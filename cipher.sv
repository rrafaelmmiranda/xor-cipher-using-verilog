==> flow/design.v <==
module cifra_xor(
    input clk,
    input reset,
    input start,
    input [7:0] plaintext,
    input [7:0] key,
    output reg [7:0] ciphertext,
    output reg done
);
    reg [1:0] current_state, next_state;
    parameter IDLE    = 2'b00,
              LOAD    = 2'b01,
              PROCESS = 2'b10,
              DONE    = 2'b11;
    reg [2:0] contador;
    always @ (posedge clk or posedge reset) begin
        if (reset) begin
            current_state   <= IDLE;
          	done            <= 1'b0;
            contador        <= 3'b000;
            ciphertext      <= 8'b0;
        end else begin
            current_state <= next_state;
          if(current_state == LOAD) begin
            ciphertext <= 8'b0;
            contador <= 3'b000;
          end
            if (current_state == PROCESS) begin
                ciphertext[contador] <= plaintext[contador] ^ key[contador];
                if (contador < 3'd7) begin
                    contador <= contador + 1;
                end
            end else if (current_state == IDLE) begin
                done       = 1'b0;
            end
        end
    end
    always @ (*) begin
        next_state = current_state;
        case (current_state)
            IDLE: begin
                if (start) begin
                    next_state = LOAD;
                end
            end
            LOAD: begin
                next_state = PROCESS;
            end
            PROCESS: begin
                if (contador == 3'd7) begin
                    next_state = DONE;
                end
            end
            DONE: begin
                done = 1'b1;
                if (!start) begin
                    next_state = IDLE;
                end
            end
            default: begin
                next_state = IDLE;
            end
        endcase
    end
endmodule
### Tool chain data of cifra_xor

What the tools print for cifra_xor, step after step.
Line numbers count from 1 in the design file above.
Cell names lack the library's common part.
Not given: -

| inputs | value |
|---|---|
| design top | cifra_xor |
| clock port | clk |
| standard-cell library | sky130hd |
| library corner | tt_025C_1v80 |

### Word level

Counts by Yosys on the flattened word-level netlist (proc, flatten, opt, wreduce; memories kept). Register bits leave out memories and registers merged into their read ports (data or address). Print and check cells are left out. Cells with the same type and inputs are merged into one.

| bit counts | value |
|---|---|
| output and inout bits | 9 |
| input port bits | 19 |
| word-level cells | 32 |
| register bits | 13 |

| operators by class | value |
|---|---|
| magnitude comparators | 1 |
| equality and inequality tests | 7 |
| muxes and demuxes | 9 |
| bitwise operators | 4 |
| reduce/logical cells | 2 |
| $add $sub $neg | 2 |
| shift operators | 4 |

Operators with widths:

| kind | count |
|---|---|
| 8-bit by 3-bit indexed select with 1-bit output | 2 |
| 8-bit two-way mux | 2 |
| 3-bit two-way mux | 3 |
| 1-bit by 4-bit variable shift with 8-bit output | 1 |
| 1-bit by 4-bit variable shift with 8-bit output with constant A | 1 |
| 8-bit bitwise AND | 1 |
| 8-bit bitwise OR | 1 |
| 8-bit NOT | 1 |
| 2-bit parallel mux with 4-bit select | 1 |
| 2-bit != test with constant B | 3 |
| 2-bit two-way mux | 3 |
| 2-bit == test with constant B | 2 |
| 3-bit negator with 4-bit output | 1 |
| 3-bit by 1-bit adder with 3-bit output with constant B | 1 |
| 3-bit less-than comparator with constant B | 1 |
| 3-bit == test with constant B | 1 |
| 3-bit AND reduction | 1 |
| 2-bit by 1-bit == test with 1-bit output with constant B | 1 |
| 2-bit logical NOT | 1 |
| 1-bit XOR | 1 |

### Depth

Depth = most cells in a row (Yosys ltp): at word level without a register or memory, in the mapped netlist without a sequential cell, where the memories' decode and read muxes count.

| logic depth | value |
|---|---|
| depth in word-level cells | 6 |
| ABC_AREA | 0 |
| depth in mapped cells | 8 |
| depth with buffers taken out | 6 |

### After synthesis

Yosys stat after the flow's synthesis: flattened, memories mapped to cells. It holds for the ABC_AREA given above (unset counts as 0); a run with the other value may have another netlist.

| mapped netlist | value |
|---|---|
| area of sequential cells | 376.6 um^2 |
| mapped area | 944.7 um^2 |
| buffer cells | 7 |
| standard cells after synthesis | 88 |
| mapped flip-flops | 15 |

Cell types:

| type | count | total area (um^2) |
|---|---|---|
| dfrtp_1 | 14 | 350.336 |
| mux4_2 | 4 | 90.086 |
| mux2i_1 | 7 | 70.067 |
| ha_1 | 5 | 62.56 |
| nand3b_1 | 6 | 45.043 |
| nand2b_1 | 5 | 31.28 |
| o31ai_1 | 4 | 30.029 |
| dfstp_2 | 1 | 26.275 |
| nand3_1 | 5 | 25.024 |
| xnor2_1 | 2 | 17.517 |
| clkbuf_1 | 4 | 15.014 |
| inv_1 | 4 | 15.014 |
| nor3_1 | 3 | 15.014 |
| o21ai_0 | 3 | 15.014 |
| buf_6 | 1 | 11.261 |
| mux2_2 | 1 | 11.261 |
| nand2_1 | 3 | 11.261 |
| a22o_1 | 1 | 8.758 |

Not listed: further types 14, cells in them 15.

### Worst setup path after synthesis

Path of least setup slack by OpenSTA after synthesis, without wires, with an ideal clock, recovery checks aside; 20% of the period is set as input and as output delay. Where synthesis merged equal registers, the netlist keeps one of their names.

| timing path post-synthesis | value |
|---|---|
| path type | reg-to-reg |
| start | register contador[0] |
| end | register ciphertext[0] |
| setup slack | 73 ps |
| arrival time | 1,793 ps |
| path buffers | 1 |
| clock period | 2,010 ps |
| launch time at the first pin | 0 ps |
| stages on the path | 8 |
| required time | 1,866 ps |
| setup time | 144 ps |
| path delay | 1,937 ps |
| period reached after synthesis | 1,937 ps |

"path delay" is the arrival time less input delay plus setup time.
"stages on the path" counts driving pins, that of a launching flip-flop among them; a cell with two outputs on the path counts twice.
"period reached after synthesis" = period - worst setup slack (recovery checks aside). The figure is calculated, with input and output delays left at 20% of the set period.
The rows between start and end are the longest chain of elaborated cells between them; the timing report does not say that the signal goes this way. Where chains are equally long, one stands for them.
A line is the first line of the expression or statement that the cell stems from. Yosys adds cells for indexed reads and writes and turns some case tables into memories.
At most two assigning lines are given for a register; there are more.

| between the ends, post-synthesis | value |
|---|---|
| path through | dfrtp_1 > clkbuf_1 > inv_1 > ha_1 > nand2b_1 > or4_1 > nand3b_1 > o21ai_0 |
| cells in the longest elaborated chain | 6 |
| elaborated cells on any way between the ends | 10 |
| RTL lines with such cells | 2 |
| those cells by class | add/sub (1); shift (4); mux (1); logic (4) |

RTL lines, path post-synthesis:

| item | RTL line | source |
|---|---|---|
| from (decl) | 15 | `reg [2:0] contador;` |
| from (assign) | 20 | `contador        <= 3'b000;` |
| from (assign) | 31 | `contador <= contador + 1;` |
| 3-bit negator with 4-bit output | 29 | `ciphertext[contador] <= plaintext[contador] ^ key[contador];` |
| 1-bit by 4-bit variable shift with 8-bit output | 29 |  |
| 8-bit NOT | 29 |  |
| 8-bit bitwise AND | 29 |  |
| 8-bit bitwise OR | 29 |  |
| 8-bit two-way mux | 28 | `if (current_state == PROCESS) begin` |
| to (assign) | 25 | `ciphertext <= 8'b0;` |
| to (assign) | 29 |  |
| to (decl) | 7 | `output reg [7:0] ciphertext,` |

### Timing after layout

Path of least setup slack in the final report of flow run 1 (OpenROAD, finished layout, wires in). Where an end is a register, its clock arrival counts in the times.
The path's times are printed in steps of 10 ps; the period is the one set.

| timing path post-layout | value |
|---|---|
| path type | reg-to-reg |
| start | register contador[1] |
| end | register ciphertext[5] |
| path buffers | 0 |
| stages on the path | 5 |
| setup time | 80 ps |
| arrival time | 1,940 ps |
| required time | 1,970 ps |
| clock period | 1,770 ps |
| setup slack | 20 ps |
| launch time at the first pin | 280 ps |

The rows between start and end are the longest chain of elaborated cells between them; the timing report does not say that the signal goes this way. Where chains are equally long, one stands for them.
At most two assigning lines are given for a register; there are more.

| between the ends, post-layout | value |
|---|---|
| path through | dfrtp_2 > mux4_2 > mux2i_4 > xnor2_4 > o31ai_2 |
| cells in the longest elaborated chain | 6 |
| elaborated cells on any way between the ends | 10 |
| RTL lines with such cells | 2 |
| those cells by class | add/sub (1); shift (4); mux (1); logic (4) |

RTL lines, path post-layout:

| item | RTL line | source |
|---|---|---|
| from (decl) | 15 | `reg [2:0] contador;` |
| from (assign) | 20 | `contador        <= 3'b000;` |
| from (assign) | 31 | `contador <= contador + 1;` |
| 3-bit negator with 4-bit output | 29 | `ciphertext[contador] <= plaintext[contador] ^ key[contador];` |
| 1-bit by 4-bit variable shift with 8-bit output | 29 |  |
| 8-bit NOT | 29 |  |
| 8-bit bitwise AND | 29 |  |
| 8-bit bitwise OR | 29 |  |
| 8-bit two-way mux | 28 | `if (current_state == PROCESS) begin` |
| to (assign) | 25 | `ciphertext <= 8'b0;` |
| to (assign) | 29 |  |
| to (decl) | 7 | `output reg [7:0] ciphertext,` |

cifra_xor through Yosys and OpenROAD on sky130hd: 2 stored runs, unordered, with their settings and measured results. The constraints put input and output delay at 20% of the set period each and load the outputs with 0.01 pF.
"clock period reached" is the run's clock period less its worst setup slack. It is reckoned from that one timing run; input and output delays stay at 20% of the period that was set.
"worst path time" = time allowed to the worst setup path (clock period - input delay - output delay, where it has them) - its slack; a late launch clock adds to it, a late capture clock takes from it.
"power" is the tool's figure for a default switching activity; nothing was simulated.
"worst path time" is known to 10 ps.
Settings: . = not set for that run.

| item | flow run 1 | flow run 2 |
|---|---|---|
| period_ns | 1.77 | 1.57 |
| CAP_MARGIN | 20 | 20 |
| CORE_MARGIN | 2 | 2 |
| CORE_UTILIZATION | 40 | 47 |
| SLEW_MARGIN | 20 | 20 |
| PLACE_DENSITY | . | 0.45 |
| CELL_PAD_IN_SITES_GLOBAL_PLACEMENT | . | 1 |
| TNS_END_PERCENT | . | 5 |
| MIN_ROUTING_LAYER | . | met1 |
| MAX_ROUTING_LAYER | . | met4 |
| chip area after synthesis (Yosys) (um^2) | 944.7 | 944.7 |
| area inside the die boundary (um^2) | 2,766.2 | 2,384.4 |
| standard-cell area after routing (um^2) | 1,385.1 | 1,395.1 |
| utilization (%) | 62.6 | 72.6 |
| worst setup slack after layout (ps) | 25 | -200 |
| total negative slack (ps) | 0 | -1,359 |
| power (uW) | 2,439 | 2,756 |
| clock period reached (ps) | 1,745 | 1,770 |
| worst path time (ps) | 1,750 | 1,770 |
| worst setup path type | reg-to-reg | reg-to-reg |
